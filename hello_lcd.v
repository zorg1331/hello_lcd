==> flow/design.v <==
`default_nettype  none
module debouncer(
                 input      i_clk,
                 input      i_btn,
                 output reg o_debounced
                 );
   parameter TIME_PERIOD = 75000;
   reg                      r_btn, r_aux;
   reg [15:0]               timer;
   initial { r_btn, r_aux } = 2'b00;
   always @(posedge i_clk)
     { r_btn, r_aux } <= { r_aux, i_btn };
   initial timer = 0;
   always @(posedge i_clk)
     if (timer != 0)
       timer <= timer - 1;
     else if (r_btn != o_debounced)
       timer <= TIME_PERIOD[15:0] - 1;
   initial o_debounced = 0;
   always @(posedge i_clk)
     if (timer == 0)
       o_debounced <= r_btn;
endmodule  
`default_nettype none
module efifo(
             input                    clk,
             input                    rst,
             input [7:0]              buf_in,  
             output reg [7:0]         buf_out,  
             input                    wr_en,
             input                    rd_en,
             output reg               buf_empty,
             output reg               buf_full,
             output reg [BUF_WIDTH:0] fifo_counter  
             );
   parameter BUF_WIDTH = 3;
   localparam BUF_SIZE = (1<<BUF_WIDTH);
   reg [BUF_WIDTH-1:0]                rd_ptr, wr_ptr;
   reg [7:0]                          buf_mem[BUF_SIZE-1:0];
   always @(fifo_counter) begin
      buf_empty = (fifo_counter == 0);
      buf_full = (fifo_counter == BUF_SIZE);
   end
   always @(posedge clk or posedge rst) begin
      if (rst)
        fifo_counter <= 0;
      else if ((!buf_full && wr_en) && (!buf_empty && rd_en))
        fifo_counter <= fifo_counter;
      else if (!buf_full && wr_en)
        fifo_counter <= fifo_counter + 1;
      else if (!buf_empty && rd_en)
        fifo_counter <= fifo_counter - 1;
      else
        fifo_counter <= fifo_counter;
   end
   always @(posedge clk or posedge rst) begin
      if (rst)
        buf_out <= 0;
      else begin
         if (rd_en && !buf_empty)
           buf_out <= buf_mem[rd_ptr];
         else
           buf_out <= buf_out;
      end
   end
   always @(posedge clk) begin
      if (wr_en && !buf_full)
        buf_mem[wr_ptr] <= buf_in;
      else
        buf_mem[wr_ptr] <= buf_mem[wr_ptr];
   end
   always @(posedge clk or posedge rst) begin
      if (rst) begin
         wr_ptr <= 0;
         rd_ptr <= 0;
      end else begin
         if (!buf_full && wr_en)
           wr_ptr <= wr_ptr + 1;
         else
           wr_ptr <= wr_ptr;
         if (!buf_empty && rd_en)
           rd_ptr <= rd_ptr + 1;
         else
           rd_ptr <= rd_ptr;
      end
   end
endmodule
`default_nettype none
module hello_lcd(
                 input [3:0]  user_dipsw,
                 input        clk,
                 output       lcd_d_c,
                 output       lcd_cs,
                 inout [7:0]  lcd_data,
                 output       lcd_we
               );
   wire                       lcd_init;
   reg                        print_char;
   reg [7:0]                  char2print;
   wire                       printer_busy;
   wire                       print_str;
   localparam integer         STR_LEN = 12;
   integer                    i;
   reg [(STR_LEN*8 - 1):0]    str = "Hello\nworld!";
   debouncer #(.TIME_PERIOD(75000)) init_button(
                                                .i_clk(clk),
                                                .i_btn(user_dipsw[0]),
                                                .o_debounced(lcd_init)
                                                );
   debouncer #(.TIME_PERIOD(75000)) print_button(
                                                .i_clk(clk),
                                                .i_btn(user_dipsw[1]),
                                                .o_debounced(print_str)
                                                );
   lcd_printer printer(
                       .clk(clk),
                       .lcd_we(lcd_we),
                       .lcd_d_c(lcd_d_c),
                       .lcd_cs(lcd_cs),
                       .lcd_data(lcd_data),
                       .lcd_init(lcd_init),
                       .char(char2print),
                       .print(print_char),
                       .busy(printer_busy)
                       );
   initial i = 0;
   always @(posedge clk) begin
      if (print_str == 1'b1) begin
         print_char <= 1'b0;
         if (!printer_busy) begin
            if (i < STR_LEN) begin
               print_char <= 1'b1;
               char2print <= str[8*(STR_LEN-i-1) +: 8];
            end
         end
         if (printer_busy || print_char) begin
            if (i < STR_LEN) begin
               print_char <= 1'b0;
               i <= i + 1;
            end
         end
      end
   end
endmodule
`default_nettype none
module lcd_hd44780(
                   input            clk,
                   output reg       RS,
                   output reg       E,
                   output reg [7:0] DB,
                   input [7:0]      data,  
                   input            do_init,  
                   input            wr_cmd,  
                   input            wr_char,  
                   output reg       initialized,  
                   output reg       busy  
                   );
   parameter CLK_FREQ = 100000000;
   localparam integer               D_50ns  = 0.000000050 * CLK_FREQ;
   localparam integer               D_250ns = 0.000000250 * CLK_FREQ;
   localparam integer               D_40us  = 0.000040000 * CLK_FREQ;
   localparam integer               D_60us  = 0.000060000 * CLK_FREQ;
   localparam integer               D_200us = 0.000200000 * CLK_FREQ;
   localparam integer               D_2ms   = 0.002000000 * CLK_FREQ;
   localparam integer               D_5ms   = 0.005000000 * CLK_FREQ;
   localparam integer               D_100ms = 0.100000000 * CLK_FREQ;
   localparam STATE_UNDEFINED             = 8'b00000000;
   localparam STATE_INIT_START            = 8'b00000001;
   localparam STATE_EN_TRIGGERED_1        = 8'b00000010;
   localparam STATE_EN_TRIGGERED_2        = 8'b00000011;
   localparam STATE_EN_TRIGGERED_3        = 8'b00000100;
   localparam STATE_EN_TRIGGERED_4        = 8'b00000101;
   localparam STATE_EN_TRIGGERED_5        = 8'b00000110;
   localparam STATE_EN_TRIGGERED_6        = 8'b00000111;
   localparam STATE_FUNCTION_SET_LOADING  = 8'b00001000;
   localparam STATE_CONFIGURATION_LOADING = 8'b00001001;
   localparam STATE_DISP_OFF_LOADING      = 8'b00001010;
   localparam STATE_CLEAR_LOADING         = 8'b00001011;
   localparam STATE_ENTRY_MODE_LOADING    = 8'b00001100;
   localparam STATE_DISP_ON_LOADING       = 8'b00001101;
   localparam STATE_DISP_ON_ENABLED       = 8'b00001110;
   localparam STATE_CMD_WRITTEN           = 8'b00001111;
   localparam STATE_CHAR_WRITTEN          = 8'b00010000;
   localparam ACT_IDLE                  = 8'b00000000;
   localparam ACT_INIT_STARTING         = 8'b00000001;
   localparam ACT_FUNCTION_SET_LOADING  = 8'b00000010;
   localparam ACT_CONFIGURATION_LOADING = 8'b00000011;
   localparam ACT_DISP_OFF_LOADING      = 8'b00000100;
   localparam ACT_CLEAR_LOADING         = 8'b00000101;
   localparam ACT_ENTRY_MODE_LOADING    = 8'b00000110;
   localparam ACT_DISP_ON_LOADING       = 8'b00000111;
   localparam ACT_WRITING_CMD           = 8'b00001000;
   localparam ACT_WRITING_CHAR          = 8'b00001001;
   localparam ACT_READY                 = 8'b00001010;
   reg [7:0]                        cur_action;
   reg [7:0]                        next_state;
   reg [31:0]                       cnt;
   initial begin
      RS = 1'b0;
      E = 1'b0;
      DB = 8'b00000000;
      cur_action = ACT_IDLE;
      next_state = STATE_INIT_START;
      busy = 1'b0;
      initialized = 1'b0;
   end
   always @(posedge clk) begin
      cnt <= cnt + 32'h1;
      if ((cur_action == ACT_INIT_STARTING) &&
          (next_state == STATE_INIT_START) &&
          (cnt == D_100ms)
          ) begin
         RS <= 1'b0;
         DB <= 8'b00110000;
         E <= 1'b0;
         cur_action <= ACT_FUNCTION_SET_LOADING;
         next_state <= STATE_EN_TRIGGERED_1;
         cnt <= 32'h0;
      end
      if ((next_state == STATE_EN_TRIGGERED_1) &&
          ((cur_action == ACT_FUNCTION_SET_LOADING) ||
           (cur_action == ACT_CONFIGURATION_LOADING) ||
           (cur_action == ACT_DISP_OFF_LOADING) ||
           (cur_action == ACT_CLEAR_LOADING) ||
           (cur_action == ACT_ENTRY_MODE_LOADING) ||
           (cur_action == ACT_DISP_ON_LOADING) ||
           (cur_action == ACT_WRITING_CHAR) ||
           (cur_action == ACT_WRITING_CMD)) &&
          (cnt == D_50ns)) begin
         E <= 1'b1;
         next_state <= STATE_EN_TRIGGERED_2;
         cnt <= 32'h0;
      end
      if (((next_state == STATE_EN_TRIGGERED_2) ||
           (next_state == STATE_EN_TRIGGERED_4) ||
           (next_state == STATE_EN_TRIGGERED_6)) &&
          ((cur_action == ACT_FUNCTION_SET_LOADING) ||
           (cur_action == ACT_CONFIGURATION_LOADING) ||
           (cur_action == ACT_DISP_OFF_LOADING) ||
           (cur_action == ACT_CLEAR_LOADING) ||
           (cur_action == ACT_ENTRY_MODE_LOADING) ||
           (cur_action == ACT_DISP_ON_LOADING) ||
           (cur_action == ACT_WRITING_CHAR) ||
           (cur_action == ACT_WRITING_CMD)) &&
          (cnt == D_250ns)) begin
         E <= 1'b0;
         if (next_state == STATE_EN_TRIGGERED_2) begin
            if (cur_action == ACT_FUNCTION_SET_LOADING) begin
               next_state <= STATE_EN_TRIGGERED_3;
            end else if (cur_action == ACT_CONFIGURATION_LOADING) begin
               next_state <= STATE_DISP_OFF_LOADING;
            end else if (cur_action == ACT_DISP_OFF_LOADING) begin
               next_state <= STATE_CLEAR_LOADING;
            end else if (cur_action == ACT_CLEAR_LOADING) begin
               next_state <= STATE_ENTRY_MODE_LOADING;
            end else if (cur_action == ACT_ENTRY_MODE_LOADING) begin
               next_state <= STATE_DISP_ON_LOADING;
            end else if (cur_action == ACT_DISP_ON_LOADING) begin
               next_state <= STATE_DISP_ON_ENABLED;
            end else if (cur_action == ACT_WRITING_CHAR) begin
               next_state <= STATE_CHAR_WRITTEN;
            end else if (cur_action == ACT_WRITING_CMD) begin
               next_state <= STATE_CMD_WRITTEN;
            end
         end else if (next_state == STATE_EN_TRIGGERED_4) begin
            if (cur_action == ACT_FUNCTION_SET_LOADING) begin
               next_state <= STATE_EN_TRIGGERED_5;
            end
         end else if (next_state == STATE_EN_TRIGGERED_6) begin
            if (cur_action == ACT_FUNCTION_SET_LOADING) begin
               next_state <= STATE_CONFIGURATION_LOADING;
            end
         end
         cnt <= 32'h0;
      end
      if ((next_state == STATE_EN_TRIGGERED_3) &&
          (cur_action == ACT_FUNCTION_SET_LOADING) &&
          (cnt == D_5ms)) begin
         E <= 1'b1;
         next_state <= STATE_EN_TRIGGERED_4;
         cnt <= 32'h0;
      end
      if ((next_state == STATE_EN_TRIGGERED_5) &&
          (cur_action == ACT_FUNCTION_SET_LOADING) &&
          (cnt == D_200us)) begin
         E <= 1'b1;
         next_state <= STATE_EN_TRIGGERED_6;
         cnt <= 32'h0;
      end
      if ((next_state == STATE_CONFIGURATION_LOADING) &&
          (cur_action == ACT_FUNCTION_SET_LOADING) &&
          (cnt == D_200us)) begin
         DB <= 8'b00111000;
         cur_action <= ACT_CONFIGURATION_LOADING;
         next_state <= STATE_EN_TRIGGERED_1;
         cnt <= 32'h0;
      end
      if ((next_state == STATE_DISP_OFF_LOADING) &&
          (cur_action == ACT_CONFIGURATION_LOADING) &&
          (cnt == D_60us)) begin
         DB <= 8'b00001000;
         cur_action <= ACT_DISP_OFF_LOADING;
         next_state <= STATE_EN_TRIGGERED_1;
         cnt <= 32'h0;
      end
      if ((next_state == STATE_CLEAR_LOADING) &&
          (cur_action == ACT_DISP_OFF_LOADING) &&
          (cnt == D_60us)) begin
         DB <= 8'b00000001;
         cur_action <= ACT_CLEAR_LOADING;
         next_state <= STATE_EN_TRIGGERED_1;
         cnt <= 32'h0;
      end
      if ((next_state == STATE_ENTRY_MODE_LOADING) &&
          (cur_action == ACT_CLEAR_LOADING) &&
          (cnt == D_5ms)) begin
         DB <= 8'b00000110;
         cur_action <= ACT_ENTRY_MODE_LOADING;
         next_state <= STATE_EN_TRIGGERED_1;
         cnt <= 32'h0;
      end
      if ((next_state == STATE_DISP_ON_LOADING) &&
          (cur_action == ACT_ENTRY_MODE_LOADING) &&
          (cnt == D_60us)) begin
         DB <= 8'b00001100;
         cur_action <= ACT_DISP_ON_LOADING;
         next_state <= STATE_EN_TRIGGERED_1;
         cnt <= 32'h0;
      end
      if ((next_state == STATE_DISP_ON_ENABLED) &&
          (cur_action == ACT_DISP_ON_LOADING) &&
          (cnt == D_60us)) begin
         initialized <= 1'b1;
         busy <= 1'b0;
         cur_action <= ACT_READY;
      end
      if ((next_state == STATE_CHAR_WRITTEN) &&
          (cur_action == ACT_WRITING_CHAR) &&
          (cnt == D_40us)) begin
         busy <= 1'b0;
         cur_action <= ACT_READY;
      end
      if ((next_state == STATE_CMD_WRITTEN) &&
          (cur_action == ACT_WRITING_CMD) &&
          (cnt == D_2ms)) begin
         busy <= 1'b0;
         cur_action <= ACT_READY;
      end
      if (do_init && !initialized) begin
         if (cur_action == ACT_IDLE) begin
            busy <= 1'b1;
            cur_action <= ACT_INIT_STARTING;
            next_state <= STATE_INIT_START;
            cnt <= 32'h0;
         end
      end
      if ((wr_char || wr_cmd) && !busy && initialized) begin
         if (cur_action == ACT_READY) begin
            busy <= 1'b1;
            DB <= data[7:0];
            if (wr_char) begin
               RS <= 1'b1;
               cur_action <= ACT_WRITING_CHAR;
            end else begin
               RS <= 1'b0;
               cur_action <= ACT_WRITING_CMD;
            end
            next_state <= STATE_EN_TRIGGERED_1;
            cnt <= 32'h0;
         end
      end
   end
endmodule
`default_nettype none
module lcd_printer(
                   input            clk,
                   output           lcd_we,  
                   output           lcd_d_c,
                   output           lcd_cs,
                   inout wire [7:0] lcd_data,
                   input            lcd_init,  
                   input wire [7:0] char,  
                   input wire       print,  
                   output wire      busy  
                   );
   reg [7:0]                        lcd_data_in;
   reg                              lcd_do_cmd;
   reg                              lcd_do_write;
   wire                             lcd_busy;
   wire                             initialized;
   reg                              fifo_write_char;
   reg                              fifo_rd_char;
   reg [7:0]                        fifo_char_in;
   wire [7:0]                       fifo_char_out;
   wire                             fifo_rst, fifo_full, fifo_empty;
   wire [8:0]                       fifo_fill;
   reg                              fifo_prev_rd;
   lcd_hd44780
   #(.CLK_FREQ(50000000))
   lcd(
       .clk(clk),
       .RS(lcd_d_c),
       .E(lcd_cs),
       .DB(lcd_data),
       .data(lcd_data_in),
       .do_init(lcd_init),
       .wr_cmd(lcd_do_cmd),
       .wr_char(lcd_do_write),
       .busy(lcd_busy),
       .initialized(initialized)
       );
   efifo #(.BUF_WIDTH(8)) fifo(
                               .clk(clk),
                               .rst(fifo_rst),
                               .buf_in(fifo_char_in),
                               .buf_out(fifo_char_out),
                               .wr_en(fifo_write_char),
	  	                         .rd_en(fifo_rd_char),
                               .buf_empty(fifo_empty),
                               .buf_full(fifo_full),
                               .fifo_counter(fifo_fill)
                               );
   assign lcd_we = 0;
   assign busy = fifo_full;
   assign fifo_rst = 1'b0;
   initial fifo_prev_rd = 1'b0;
   always @(posedge clk) begin
      fifo_write_char <= print;
      fifo_char_in <= char;
   end
   always @(posedge clk) begin
      if (!fifo_empty && !lcd_busy) begin
         fifo_rd_char <= 1'b1;
         fifo_prev_rd <= 1'b0;
      end
      if (!fifo_empty && fifo_rd_char) begin
         fifo_rd_char <= 1'b0;
         fifo_prev_rd <= 1'b1;
      end
      if (fifo_empty && fifo_prev_rd && !lcd_busy) begin
         fifo_rd_char <= 1'b1;
         fifo_prev_rd <= 1'b0;
      end
      if (fifo_empty && !fifo_prev_rd && fifo_rd_char && !lcd_busy) begin
         fifo_rd_char <= 1'b0;
         fifo_prev_rd <= 1'b0;
      end
      if (fifo_prev_rd && !lcd_busy) begin
         if (fifo_char_out == 8'h0A) begin
            lcd_do_cmd <= 1'b1;
            lcd_data_in <= 8'hC0;
         end else if ((fifo_char_out >= 8'h20) &&
                      (fifo_char_out <= 8'h7E)) begin
            lcd_do_write <= 1'b1;
            lcd_data_in <= fifo_char_out;
         end else begin
            lcd_data_in <= 8'h20;
            lcd_do_write <= 1'b1;
         end
      end
      if (lcd_busy && (lcd_do_write || lcd_do_cmd)) begin
         lcd_do_write <= 1'b0;
         lcd_do_cmd <= 1'b0;
      end
   end
endmodule
# Reports on hello_lcd

What the tools print for hello_lcd, step after step.
Line numbers count from 1 in the design file above.
Operators carry their Yosys type and port widths (W data, S select, Z words).
Cell names lack the library's common part.
A cell with -- has no value.

Top: hello_lcd
Clock: clk
Cell library: sky130hd
Corner: tt_025C_1v80

# After elaboration

Yosys after proc, flatten, opt, wreduce and memory -nomap, before mapping. Memory bits, and registers merged into a memory's read port (data or address), are not among the register bits. Print and check cells are not counted.
Memory sizes are those after Yosys's memory passes, which may raise the word count (mostly to a power of two), join words into wider ones and drop unused or constant bits.

Register bits: 185
RAM bits: 2048
Clocked read ports x word width: 8
Memories: 1
Input port bits: 5
Output and inout port bits: 11
Cells after elaboration: 264

Memories:

| memory               | depth | bits a word | read ports | wr ports | RTL line | RTL |
| printer.fifo.buf_mem | 256   | 8           | 1          | 1        | 39       | `reg [7:0]                          buf_mem[BUF_SIZE-1:0];` |

$add $sub $neg: 10
Magnitude comparators: 3
Eq/ne operators: 38
Shift-type cells: 1
Multiplexer cells: 98
Bitwise operators: 5
Reductions and logical operators: 78

Operators by type and width:

| kind                       | number |
| $mux W32                   | 14 |
| $mux W8                    | 52 |
| $shiftx A96 B32 Y8 const A | 1 |
| $eq A8 B4 Y1 const B       | 11 |
| $eq A8 B3 Y1 const B       | 8 |
| $mux W16                   | 4 |
| $logic_and A1 B1 Y1        | 41 |
| $sub A16 B1 Y16 const B    | 2 |
| $logic_not A16 Y1          | 2 |
| $reduce_bool A16 Y1        | 2 |
| $add A32 B1 Y32 const B    | 1 |
| $eq A32 B11 Y1 const B     | 1 |
| $eq A32 B12 Y1 const B     | 1 |
| $eq A32 B14 Y1 const B     | 1 |
| $eq A32 B17 Y1 const B     | 1 |
| $eq A32 B18 Y1 const B     | 1 |
| $add A32 B2 Y32 const B    | 1 |
| $eq A32 B2 Y1 const B      | 1 |
| $eq A32 B23 Y1 const B     | 1 |
| $eq A32 B4 Y1 const B      | 1 |
| $lt A32 B5 Y1 const B      | 1 |
| $eq A8 B2 Y1 const B       | 4 |
| $sub A29 B2 Y29 const B    | 1 |
| $sub A5 B29 Y29 const A    | 1 |
| $mux W1                    | 26 |
| $mux W9                    | 2 |
| $add A8 B1 Y8 const B      | 2 |
| $eq A8 B1 Y1 const B       | 2 |

Not listed: further kinds 19, cells in them 47.

# Logic depth

Depth = most cells in a row (Yosys ltp): at word level without a register or memory, in the mapped netlist without a sequential cell, where the memories' decode and read muxes count.

Depth in word-level cells: 32
ABC_AREA: 0
Depth in mapped cells: 12
Mapped depth without buffers: 11

# Mapped cells and area

The flow's flattened synthesis, as Yosys stat reports it; memories are mapped. The netlist is that of the ABC_AREA named above (0 if unset); the other value can give another one.
The area totals of this step are shown rounded.

Cells by type:

| cell type | number | area in all (µm²) |
| edfxtp_1  | 1907   | 5.73E+04 |
| mux4_2    | 383    | 8.63E+03 |
| mux2i_1   | 182    | 1.82E+03 |
| dfxtp_1   | 75     | 1501.44 |
| nor2_1    | 381    | 1.43E+03 |
| o221ai_1  | 89     | 779.498 |
| nand2_1   | 163    | 611.837 |
| clkbuf_1  | 155    | 581.808 |
| xnor2_1   | 60     | 525.504 |
| a21oi_1   | 84     | 420.403 |
| o22ai_1   | 63     | 394.128 |
| xor2_1    | 45     | 394.128 |
| nor3_1    | 70     | 350.336 |
| buf_2     | 56     | 280.269 |
| nand3_1   | 56     | 280.269 |
| o21ai_0   | 51     | 255.245 |
| ha_1      | 20     | 250.24 |
| nor4_1    | 33     | 206.448 |

Other cell types: 57; their cells: 401.

Cells in the netlist: 4274
Chip area (Yosys): 78800 µm²
Area of sequential cells: 58800 µm²
Flip-flop cells: 1982
Buffer cells: 241

By module: a second synthesis without flattening, with its own total; a netlist apart from the flattened one above.

Cells (unflattened synthesis): 4689
Area (unflattened synthesis): 89700 µm²

Rows give one instance, submodules left out.

Modules:

| module                           | times used | cells | area (µm²) | sequential area (µm²) |
| efifo #(BUF_WIDTH=8)             | 1          | 3849  | 81100      | 62300 |
| lcd_hd44780 #(CLK_FREQ=50000000) | 1          | 466   | 3820       | 1210 |
| hello_lcd                        | 1          | 176   | 2150       | 1200 |
| debouncer #(TIME_PERIOD=75000)   | 2          | 73    | 952        | 551 |
| lcd_printer                      | 1          | 52    | 677        | 500 |

# Worst setup path after synthesis

Source: OpenSTA report_checks on the synthesized netlist (no wires, ideal clock, input and output delay 20% of the period each), path of least setup slack; recovery checks are left aside. Register names are those of the netlist, which keeps one name where synthesis merged equal registers.

Path type: flip-flop to flip-flop
Start: register printer.fifo_char_in[0]
End: memory printer.fifo.buf_mem[0][0]
Period: 4.45 ns
Library setup time: 0.852 ns
Launch time at the first pin: 0.000 ns
Arrival time: 3.382 ns
Data required time: 3.598 ns
Path slack: 0.216 ns
Path delay: 4.234 ns
Stages on the path: 1
Path buffers: 0
Synthesis period reached: 4.234 ns

"path delay" = arrival - input delay + setup time.
"stages on the path": output pins that drive a net of the path, with the launching flip-flop's if there is one; two outputs of one cell count as two.
"synthesis period reached" = period - worst setup slack (recovery checks aside). The figure is calculated, with input and output delays left at 20% of the set period.
Between the ends stands the longest chain of elaborated cells between them, by number of cells; it is not shown to be the way that was timed. Of several equally long chains one is given.
Each line given opens the expression or statement behind the cell; cells for indexed reads and writes are added by Yosys, which also makes memories of some case tables.

Cell sequence: dfxtp_1
Length of the longest elaborated chain: 2
Elaborated cells on any way between the ends: 2
RTL lines with such cells: 1
Those cells by class: 2 x mux

Ends and longest elaborated chain, after synthesis:

| item          | RTL line | RTL |
| from (decl)   | 393      | `reg [7:0]                        fifo_char_in;` |
| from (assign) | 429      | `fifo_char_in <= char;` |
| $mux W8       | 67       | `if (wr_en && !buf_full)` |
| $mux W8       | --       |  |
| to (decl)     | 39       | `reg [7:0]                          buf_mem[BUF_SIZE-1:0];` |

# Timing after layout

Path of least setup slack in the final report of run 1 (OpenROAD, finished layout, wires in). Where an end is a register, its clock arrival counts in the times.

Path type: flip-flop to flip-flop
Start: register printer.fifo.fifo_counter[0]
End: memory printer.fifo.buf_mem[23][4]
Period: 4.92 ns
Library setup time: 0.37 ns
Launch time at the first pin: 0.83 ns
Arrival time: 4.53 ns
Data required time: 5.38 ns
Path slack: 0.84 ns
Stages on the path: 8
Path buffers: 1

Between the ends stands the longest chain of elaborated cells between them, by number of cells; it is not shown to be the way that was timed. Of several equally long chains one is given.
At most two assigning lines are given for a register; there are more.
Only ways into the end's enable, where the timed path ends, are counted here.

Cell sequence: edfxtp_1 -> nor4_1 -> nand3_1 -> nand2_1 -> nor3b_1 -> nand2_2 -> buf_4 -> nor2_1
Length of the longest elaborated chain: 6
Elaborated cells on any way between the ends: 8
Those cells by class: 2 x eq/ne; 2 x mux; 1 x logic; 3 x reduce/logical

Ends and longest elaborated chain, after layout:

| item                | RTL line | RTL |
| from (decl)         | 34       | `output reg [BUF_WIDTH:0] fifo_counter` |
| from (assign)       | 48       | `fifo_counter <= fifo_counter;` |
| from (assign)       | 50       | `fifo_counter <= fifo_counter + 1;` |
| $eq A9 B9 Y1        | 42       | `buf_full = (fifo_counter == BUF_SIZE);` |
| $logic_not A1 Y1    | 67       | `if (wr_en && !buf_full)` |
| $logic_and A1 B1 Y1 | 67       |  |
| $ne A1 B1 Y1        | --       |  |
| $reduce_and A2 Y1   | --       |  |
| $or A1 B1 Y1        | --       |  |
| to (decl)           | 39       | `reg [7:0]                          buf_mem[BUF_SIZE-1:0];` |

Top module hello_lcd; platform sky130hd; tools Yosys and OpenROAD; 2 stored runs in no particular order. Input and output delays are each 20% of the period that was set; the output load is 0.01 pF.
"total power of the final layout" rests on the timing tool's default activity at the inputs, not on a simulated workload.
The measured numbers are rounded.
Among the settings, - means not set for that run.

| name                                  | run 1  | run 2  |
| period_ns                             | 4.92   | 4.86   |
| CORE_UTILIZATION                      | 51     | 40     |
| PLACE_DENSITY_LB_ADDON                | 0.02   | -      |
| CORE_ASPECT_RATIO                     | 1.24   | -      |
| GPL_ROUTABILITY_DRIVEN                | 0      | -      |
| CAP_MARGIN                            | 0      | 20     |
| CORE_MARGIN                           | 2      | 2      |
| SLEW_MARGIN                           | 20     | 20     |
| SETUP_SLACK_MARGIN                    | -      | 0.27   |
| total power of the final layout (µW)  | 32700  | 33100  |
| post-route worst hold slack (ns)      | 0.305  | 0.292  |
| final utilization (%)                 | 57.1   | 45.5   |
| setup slack of the critical path (ns) | 0.843  | 0.803  |
| overall die area (µm²)                | 158000 | 201000 |
| netlist area reported by Yosys (µm²)  | 78800  | 78800  |
| std-cell area (final layout) (µm²)    | 87600  | 89000  |
